==> flow/design.v <==
`timescale 1ns / 1ps
module Bin_MUL_LS(clk,rst,load,a,b,product);
 input [5:0] a,b;
 input clk,rst,load;
 output reg [11:0] product;
  reg C;
  reg [11:0] T;
  reg [3:0] count;
  always @(posedge clk or posedge rst)
  begin
    if(rst)
    begin
      	count = 4'b0000;
      	product = 0;
      	T = {12'b000000000000};
      	C = 0;
    end
    else if(count < 4'b0110)
    begin
      if( b[count] == 1'b0 )
        T = 12'b000000000000;
      else if( b[count] == 1'b1 )
        T = {6'b000000,a};
      T = T << count;
      {C,product} = product + T + C;
      count = count + 1;
    end
  end
endmodule
Tool chain data of Bin_MUL_LS
Tool output for the design above, in the order of the flow.
Line numbers count from 1 in the design file above.
Cell names lack the library's common part.
Not given: -
- top: Bin_MUL_LS
- clock input: clk
- standard-cell library: sky130hd
- timing corner: tt_025C_1v80

Word level
Yosys after proc, flatten, opt, wreduce and memory -nomap, before mapping. Enables and synchronous resets that opt folds into registers are not counted as muxes. Memory bits, and registers merged into a memory's read port (data or address), are not among the register bits. Print and check cells are not counted. Equal cells are merged and count once.
- noted $add $sub $neg: 3
- $lt $le $gt $ge at 1
- noted shifts and indexed selects: 2
- multiplexer cells: 2
- operators by type and width (kind ; count):
    adder 12 x 12 -> 13 bit ; 1
    adder 13 x 1 -> 13 bit ; 1
    left shift 12 x 4 -> 12 bit ; 1
    2-to-1 mux 12 bit ; 1
    variable part select 6 x 4 -> 1 bit ; 1
    2-to-1 mux 6 bit ; 1
    adder 4 x 1 -> 4 bit (second input constant) ; 1
    < comparator 4 x 3 -> 1 bit (second input constant) ; 1
- noted bits in registers: 17
- input bits at 15
- noted output and inout port bits: 12
- noted word-level cells: 11

Logic depth
Yosys ltp: most cells in a row. Word level: on the elaborated netlist, between registers, memories and ports. Mapped: between sequential cells and ports; inverters and the memories' decode and read muxes count.
- noted depth in word-level cells: 6
- ABC_AREA: 0
- depth in mapped cells at 13
- gate-level depth less buffers: 12

Synthesis result
Yosys stat after the flow's synthesis: flattened, memories mapped to cells. It holds for the ABC_AREA given above (unset counts as 0); a run with the other value may have another netlist.
The area totals of this step are shown rounded.
- cells by type (cell ; count):
    dfrtp_1 ; 17
    ha_1 ; 12
    nand2_1 ; 29
    a21oi_1 ; 15
    o21ai_0 ; 14
    nor2_1 ; 18
    mux2i_1 ; 5
    xnor2_1 ; 5
    fa_1 ; 2
    inv_1 ; 10
    nor3_1 ; 7
    a21o_1 ; 4
    xor2_1 ; 3
    clkbuf_1 ; 6
    mux2_2 ; 2
    mux4_2 ; 1
    o21a_1 ; 3
    nand3_1 ; 4
Not listed: further types 26, cells in them 36.
- noted cell count: 193
- synthesis area at 0.001548 mm^2
- mapped flip-flops at 17
- noted buffer cells: 9

Path before layout
OpenSTA on the mapped netlist: ideal clock, no wires. The path of least setup slack (recovery checks aside). Input and output delay are each 20% of the period. Register names are those of the netlist, which keeps one name where synthesis merged equal registers.
- path kind: input to register
- start point: input b[3]
- end point: register C
- noted period: 4.31 ns
- time at the first pin at 0.862 ns
- arrival at 3.234 ns
- path slack at 0.936 ns
- path delay at 2.512 ns
- stages on the path at 12
- path buffers at 0
- period reached after synthesis at 3.374 ns
"path delay" is the arrival time less input delay plus setup time.
"stages on the path" counts driving pins, that of a launching flip-flop among them; a cell with two outputs on the path counts twice.
"period reached after synthesis" = period - worst setup slack (recovery checks aside). The figure is calculated, with input and output delays left at 20% of the set period.
The rows between start and end are the longest chain of elaborated cells between them; the timing report does not say that the signal goes this way. Where chains are equally long, one stands for them.
Each line given opens the expression or statement behind the cell; cells for indexed reads and writes are added by Yosys, which also makes memories of some case tables.
- cells stage by stage: mux4_2 -> and2_4 -> a21o_1 -> nand4_1 -> fa_1 -> inv_1 -> fa_1 -> a21oi_1 -> o211ai_1 -> a41oi_1 -> o21ba_2 -> o221ai_1
- noted length of the longest elaborated chain: 6
- noted elaborated cells on any way between the ends: 6
- those cells by class: add/sub (2); shift (2); mux (2)
- ends and longest elaborated chain, post-synthesis (item ; RTL line ; RTL):
    start: declaration ; 3 ; input [5:0] a,b;
    variable part select 6 x 4 -> 1 bit ; 22 ; else if( b[count] == 1'b1 )
    2-to-1 mux 6 bit ; 20 ; if( b[count] == 1'b0 )
    2-to-1 mux 12 bit ; 18 ; else if(count < 4'b0110)
    left shift 12 x 4 -> 12 bit ; 24 ; T = T << count;
    adder 12 x 12 -> 13 bit ; 25 ;
    adder 13 x 1 -> 13 bit ; 25 ;
    end: assignment ; 16 ; C = 0;
    end: declaration ; 6 ; reg C;

Path in the finished layout
Path of least setup slack in the final report of run 2 (OpenROAD, finished layout, wires in). Where an end is a register, its clock arrival counts in the times.
- path kind: register to register
- start point: register count[0]
- end point: register C
- noted period: 2.16 ns
- time at the first pin at 0.25 ns
- arrival at 3.04 ns
- path slack at -0.71 ns
- stages on the path at 13
- path buffers at 1
The rows between start and end are the longest chain of elaborated cells between them; the timing report does not say that the signal goes this way. Where chains are equally long, one stands for them.
- cells stage by stage: dfrtp_1 -> mux4_2 -> and2_4 -> buf_4 -> nor2_2 -> or2_4 -> a211oi_2 -> ha_1 -> o21ai_0 -> a21oi_1 -> a41oi_2 -> o21ba_4 -> o221ai_2
- noted length of the longest elaborated chain: 6
- noted elaborated cells on any way between the ends: 7
- those cells by class: add/sub (2); compare (1); shift (2); mux (2)
- ends and longest elaborated chain, post-layout (item ; RTL line ; RTL):
    start: declaration ; 8 ; reg [3:0] count;
    start: assignment ; 13 ; count = 4'b0000;
    start: assignment ; 26 ; count = count + 1;
    variable part select 6 x 4 -> 1 bit ; 22 ; else if( b[count] == 1'b1 )
    2-to-1 mux 6 bit ; 20 ; if( b[count] == 1'b0 )
    2-to-1 mux 12 bit ; 18 ; else if(count < 4'b0110)
    left shift 12 x 4 -> 12 bit ; 24 ; T = T << count;
    adder 12 x 12 -> 13 bit ; 25 ;
    adder 13 x 1 -> 13 bit ; 25 ;
    end: assignment ; 16 ; C = 0;
    end: declaration ; 6 ; reg C;

Add stored flow runs of Bin_MUL_LS

Design Bin_MUL_LS on sky130hd. What follows are 2 stored runs of the flow, each under its own settings; their order means nothing. The constraints put input and output delay at 20% of the set period each and load the outputs with 0.01 pF.
"clock period achieved" is the run's clock period less its worst setup slack. It is reckoned from that one timing run; input and output delays stay at 20% of the period that was set.
By "time used up by the worst setup path" is meant the share of the clock period that the worst setup path is allowed (20% is reserved at inputs, 20% at outputs), minus its slack. Clock arrival times at its registers enter into it.
Measured values are rounded.

Run 1

==> flow/run.sh <==
#!/bin/bash
# the make line also repeats the synthesis and layout settings of config.mk as NAME=value (left out here)
make -C /OpenROAD-flow-scripts/flow DESIGN_CONFIG=/design/flow/config.mk WORK_HOME=/design/flow/orfs CLKGATE_MAP_FILE= finish
==> flow/config.mk <==
export PLATFORM = sky130hd
export DESIGN_NAME = Bin_MUL_LS
export DESIGN_NICKNAME = Bin_MUL_LS
export VERILOG_FILES = /design/flow/design.v
export SDC_FILE = /design/flow/constraint.sdc
export NUM_CORES = 4
export LEC_CHECK = 0
export CAP_MARGIN = 20
export CELL_PAD_IN_SITES_DETAIL_PLACEMENT = 2
export CORE_MARGIN = 4
export CORE_UTILIZATION = 63
export CTS_CLUSTER_DIAMETER = 43
export GPL_TIMING_DRIVEN = 0
export MAX_ROUTING_LAYER = met4
export SETUP_SLACK_MARGIN = 0.72
export SLEW_MARGIN = 20
==> flow/constraint.sdc <==
create_clock -name core_clock -period 2.57 [get_ports {clk}]
set_input_delay 0.5140 -clock core_clock [delete_from_list [all_inputs] [get_ports {clk}]]
set_output_delay 0.5140 -clock core_clock [all_outputs]
set_load 0.01 [all_outputs]

Run 1: did not finish, placement stopped with DPL-0033.

Run 2

==> flow/run.sh <==
#!/bin/bash
# the make line also repeats the synthesis and layout settings of config.mk as NAME=value (left out here)
make -C /OpenROAD-flow-scripts/flow DESIGN_CONFIG=/design/flow/config.mk WORK_HOME=/design/flow/orfs CLKGATE_MAP_FILE= finish
==> flow/config.mk <==
export PLATFORM = sky130hd
export DESIGN_NAME = Bin_MUL_LS
export DESIGN_NICKNAME = Bin_MUL_LS
export VERILOG_FILES = /design/flow/design.v
export SDC_FILE = /design/flow/constraint.sdc
export NUM_CORES = 4
export LEC_CHECK = 0
export CAP_MARGIN = 20
export CORE_MARGIN = 2
export CORE_UTILIZATION = 37
export GPL_ROUTABILITY_DRIVEN = 0
export GPL_TIMING_DRIVEN = 1
export PLACE_DENSITY_LB_ADDON = 0.15
export SETUP_SLACK_MARGIN = 0.41
export SLEW_MARGIN = 10
==> flow/constraint.sdc <==
create_clock -name core_clock -period 2.16 [get_ports {clk}]
set_input_delay 0.4320 -clock core_clock [delete_from_list [all_inputs] [get_ports {clk}]]
set_output_delay 0.4320 -clock core_clock [all_outputs]
set_load 0.01 [all_outputs]

Measured in run 2:
- total negative slack on setup checks at -6.617 ns
- overall die area: 0.004716 mm^2
- worst setup slack after layout: -0.712 ns
- utilization in the final report: 59.3 %
- noted the clock period achieved: 2.872 ns
- time used up by the worst setup path: 2.87 ns
- class of the worst setup path: register to register
- synthesized cell area at 0.001548 mm^2
